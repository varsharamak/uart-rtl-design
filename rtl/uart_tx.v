==> flow/design.v <==
module uart_tx (
    input  wire       clk,
    input  wire       reset,
    input  wire       tx_start,
    input  wire [7:0] tx_data,
    output reg        tx,
    output reg        tx_done
);
    parameter CLOCK_FREQ = 50_000_000;
    parameter BAUD_RATE  = 9600;
    parameter BAUD_COUNT = CLOCK_FREQ / BAUD_RATE;
    localparam IDLE  = 2'b00;
    localparam START = 2'b01;
    localparam DATA  = 2'b10;
    localparam STOP  = 2'b11;
    reg [1:0] state;
    reg [12:0] baud_cnt;
    reg        baud_tick;
    reg [3:0]  bit_cnt;
    reg [7:0]  shift_reg;
    always @(posedge clk or posedge reset) begin
        if (reset) begin
            baud_cnt  <= 13'd0;
            baud_tick <= 1'b0;
        end else begin
            if (baud_cnt == BAUD_COUNT - 1) begin
                baud_cnt  <= 13'd0;
                baud_tick <= 1'b1;
            end else begin
                baud_cnt  <= baud_cnt + 1;
                baud_tick <= 1'b0;
            end
        end
    end
    always @(posedge clk or posedge reset) begin
        if (reset) begin
            state     <= IDLE;
            tx        <= 1'b1;
            tx_done   <= 1'b0;
            bit_cnt   <= 4'd0;
            shift_reg <= 8'd0;
        end else begin
            tx_done <= 1'b0;
            if (baud_tick) begin
                case (state)
                    IDLE: begin
                        tx <= 1'b1;
                        if (tx_start) begin
                            shift_reg <= tx_data;
                            state     <= START;
                        end
                    end
                    START: begin
                        tx    <= 1'b0;
                        state <= DATA;
                    end
                    DATA: begin
                        tx <= shift_reg[0];
                        shift_reg <= shift_reg >> 1;
                        bit_cnt <= bit_cnt + 1;
                        if (bit_cnt == 4'd7) begin
                            bit_cnt <= 4'd0;
                            state   <= STOP;
                        end
                    end
                    STOP: begin
                        tx      <= 1'b1;
                        tx_done <= 1'b1;
                        state   <= IDLE;
                    end
                    default: state <= IDLE;
                endcase
            end
        end
    end
endmodule
---- Tool chain data of uart_tx ----
What the tools print for uart_tx, step after step.
Line numbers count from 1 in the design file above.
Library cell names are shortened.
Not given: -
design
  top module .............................. uart_tx
  clock input ............................. clk
  cell library ............................ sky130hd
  library corner .......................... tt_025C_1v80

---- Word level ----
Counts by Yosys on the flattened word-level netlist (proc, flatten, opt, wreduce; memories kept). Register bits leave out memories and registers merged into their read ports (data or address). Print and check cells are left out. Cells with the same type and inputs are merged into one.
storage and ports
  register bits ........................... 30
  bits in latches ......................... 0
  bits in writable memories ............... 0
  memory bits (read-only) ................. 0
  word width x clocked read ports ......... 0
  memories kept ........................... 0
  bits of input ports ..................... 11
  output and inout port bits .............. 2
  word-level cells ........................ 34
cells by class
  add/sub/neg operators ................... 2
  multiply operators ...................... 0
  divide/modulo/power cells ............... 0
  magnitude comparators ................... 0
  equality and inequality tests ........... 7
  shift-type cells ........................ 0
  mux-type cells .......................... 11
  bitwise operators ....................... 0
  reductions and logical operators ........ 7
operator list
  operator                                count
  parallel mux 8 bit (select 2 bit)       1
  adder 13 x 1 -> 13 bit with constant B  1
  == test 13 bit with constant B          1
  2-to-1 mux 13 bit                       1
  parallel mux 2 bit (select 4 bit)       1
  2-to-1 mux 8 bit                        1
  == test 2 bit with constant B           2
  != test 2 bit with constant B           2
  adder 4 x 1 -> 4 bit with constant B    1
  == test 4 x 3 -> 1 bit with constant B  1
  AND reduction 4 bit                     1
  nonzero test 4 bit                      1
  2-to-1 mux 4 bit                        1
  2-to-1 mux 2 bit                        2
  AND reduction 3 bit                     1
  parallel mux 1 bit (select 3 bit)       1
  2-to-1 mux 1 bit                        3
  == test 2 x 1 -> 1 bit with constant B  1
  logical NOT 2 bit                       1
  AND reduction 2 bit                     1
  nonzero test 2 bit                      1
  OR reduction 2 bit                      1

---- Logic depth ----
Yosys ltp: most cells in a row. Word level: on the elaborated netlist, between registers, memories and ports. Mapped: between sequential cells and ports; inverters and the memories' decode and read muxes count.
depth
  depth in word-level cells ............... 3
  ABC_AREA ................................ 1
  depth in mapped cells ................... 8
  depth with buffers taken out ............ 8

---- Netlist ----
Yosys stat after the flow's synthesis: flattened, memories mapped to cells. It holds for the ABC_AREA given above (unset counts as 0); a run with the other value may have another netlist.
Totals and module areas in this step are rounded.
mapped netlist
  mapped cells ............................ 195
  chip area (Yosys) ....................... 0.00154 mm^2
  sequential area ......................... 0.000803 mm^2
  mapped flip-flops ....................... 32
cell types
  type      count  total area (um^2)
  dfrtp_1   30     750.72
  nand2_1   58     217.709
  inv_1     29     108.854
  nor2_1    29     108.854
  nand3_1   11     55.053
  dfstp_2   2      52.55
  a31oi_1   7      43.792
  xor2_1    4      35.034
  ha_1      2      25.024
  nand4_1   4      25.024
  o21ai_0   4      20.019
  nor2_2    3      18.768
  buf_4     2      15.014
  nand2_2   2      12.512
  nor3_2    1      10.01
  a41oi_1   1      8.758
  o211ai_1  1      7.507
  or2_2     1      6.256
Other cell types: 4; their cells: 4.

---- Worst setup path after synthesis ----
Path of least setup slack by OpenSTA after synthesis, without wires, with an ideal clock, recovery checks aside; 20% of the period is set as input and as output delay. Where synthesis merged equal registers, the netlist keeps one of their names.
path post-synthesis
  path kind ............................... register -> register
  start point ............................. register baud_cnt[0]
  end point ............................... register baud_cnt[4]
  period .................................. 1.55 ns
  setup time .............................. 0.115 ns
  time at the first pin ................... 0.000 ns
  arrival time ............................ 1.096 ns
  data required time ...................... 1.435 ns
  slack ................................... 0.339 ns
  path delay .............................. 1.211 ns
  driving pins on the path ................ 7
  buffers on the path ..................... 0
  synthesis period reached ................ 1.211 ns
"path delay" = arrival - input delay + setup time.
"driving pins on the path": output pins that drive a net of the path, with the launching flip-flop's if there is one; two outputs of one cell count as two.
"synthesis period reached" is the clock period less the worst setup slack; recovery checks do not enter. This is arithmetic on one report: input and output delays are still those of the set period (20% each).
The rows between start and end are the longest chain of elaborated cells between them; the timing report does not say that the signal goes this way. Where chains are equally long, one stands for them.
A line is the first line of the expression or statement that the cell stems from. Yosys adds cells for indexed reads and writes and turns some case tables into memories.
A register here has more assigning lines than the two given.
on the way, post-synthesis
  path through ............................ dfrtp_1 > ha_1 > nand2_1 > nor2_2 > or2_2 > nand3_1 > inv_1
  cells in the longest elaborated chain ... 2
  elaborated cells on any way between the ends .. 3
  source lines of those cells ............. 2
  classes of those cells .................. 1 x add/sub; 1 x eq/ne; 1 x mux
ends and longest elaborated chain, post-synthesis
  element                 RTL line  RTL
  start, declared         17        reg [12:0] baud_cnt;
  start, assigned         23        baud_cnt  <= 13'd0;
  start, assigned         30        baud_cnt  <= baud_cnt + 1;
  adder 13 x 1 -> 13 bit  30
  2-to-1 mux 13 bit       26        if (baud_cnt == BAUD_COUNT - 1) begin
  end, assigned           27        baud_cnt  <= 13'd0;
  end, assigned           30
  end, declared           17

---- Timing after layout ----
Path of least setup slack in the final report of flow run 1 (OpenROAD, finished layout, wires in). Where an end is a register, its clock arrival counts in the times.
path after layout
  path kind ............................... register -> output
  start point ............................. register tx
  end point ............................... output tx
  period .................................. 1.39 ns
  external output delay ................... 0.28 ns
  time at the first pin ................... 0.28 ns
  arrival time ............................ 1.05 ns
  data required time ...................... 1.11 ns
  slack ................................... 0.07 ns
  driving pins on the path ................ 2
  buffers on the path ..................... 1
A register here has more assigning lines than the two given.
on the way, after layout
  path through ............................ dfstp_2 > clkdlybuf4s15_1
  cells in the longest elaborated chain ... 0
  elaborated cells on any way between the ends .. 0
  source lines of those cells ............. 0
ends and longest elaborated chain, after layout
  element          RTL line  RTL
  start, declared  6         output reg        tx,
  start, assigned  38        tx        <= 1'b1;
  start, assigned  58        tx <= shift_reg[0];
  end, declared    6

Memo
Re: implementation data of uart_tx

Flow measurements of uart_tx on sky130hd: 2 stored runs with different settings, listed in no order. Input and output delays are each 20% of the period that was set; the output load is 0.01 pF.
By "achieved clock period" is meant the clock period of the run minus its worst setup slack. This is arithmetic on one report: input and output delays are still those of the set period (20% each).
By "time of the worst setup path" is meant the share of the clock period that the worst setup path is allowed (20% is reserved at inputs, 20% at outputs), minus its slack. Clock arrival times at its registers enter into it.
"total power of the final layout" rests on the timing tool's default activity at the inputs, not on a simulated workload.
The results are shown rounded.

---- flow run 1 ----
settings
  period_ns = 1.39
  CORE_UTILIZATION = 28
  CORE_ASPECT_RATIO = 0.66
  CELL_PAD_IN_SITES_DETAIL_PLACEMENT = 1
  TNS_END_PERCENT = 75
  ABC_AREA = 1
  GPL_TIMING_DRIVEN = 1
  GPL_ROUTABILITY_DRIVEN = 1
  CTS_CLUSTER_SIZE = 85
  CAP_MARGIN = 35
  MAX_ROUTING_LAYER = met5
  CORE_MARGIN = 2
  SLEW_MARGIN = 20
results
  total power of the final layout ......... 0.00172 W
  full die area ........................... 0.00612 mm^2
  mapped cell area after synthesis ........ 0.00154 mm^2
  achieved clock period ................... 1.323 ns
  worst setup slack after layout .......... 0.067 ns
  utilization after layout ................ 36.5 %
  time of the worst setup path ............ 1.05 ns
  type of the worst setup path ............ register -> output
  total negative setup slack .............. 0.000 ns
  standard-cell area after layout ......... 0.00189 mm^2

---- flow run 2 ----
settings
  period_ns = 2.55
  CORE_UTILIZATION = 34
  SETUP_SLACK_MARGIN = 0.68
  PLACE_DENSITY_LB_ADDON = 0.26
  CORE_ASPECT_RATIO = 1.95
  TNS_END_PERCENT = 85
  ABC_AREA = 0
  GPL_ROUTABILITY_DRIVEN = 0
  CTS_CLUSTER_DIAMETER = 27
  CAP_MARGIN = 20
  CORE_MARGIN = 2
  SLEW_MARGIN = 20
results
  total power of the final layout ......... 0.00096 W
  full die area ........................... 0.00483 mm^2
  mapped cell area after synthesis ........ 0.00145 mm^2
  achieved clock period ................... 1.645 ns
  worst setup slack after layout .......... 0.905 ns
  utilization after layout ................ 41.4 %
  time of the worst setup path ............ 1.65 ns
  type of the worst setup path ............ register -> register
  total negative setup slack .............. 0.000 ns
  standard-cell area after layout ......... 0.00173 mm^2
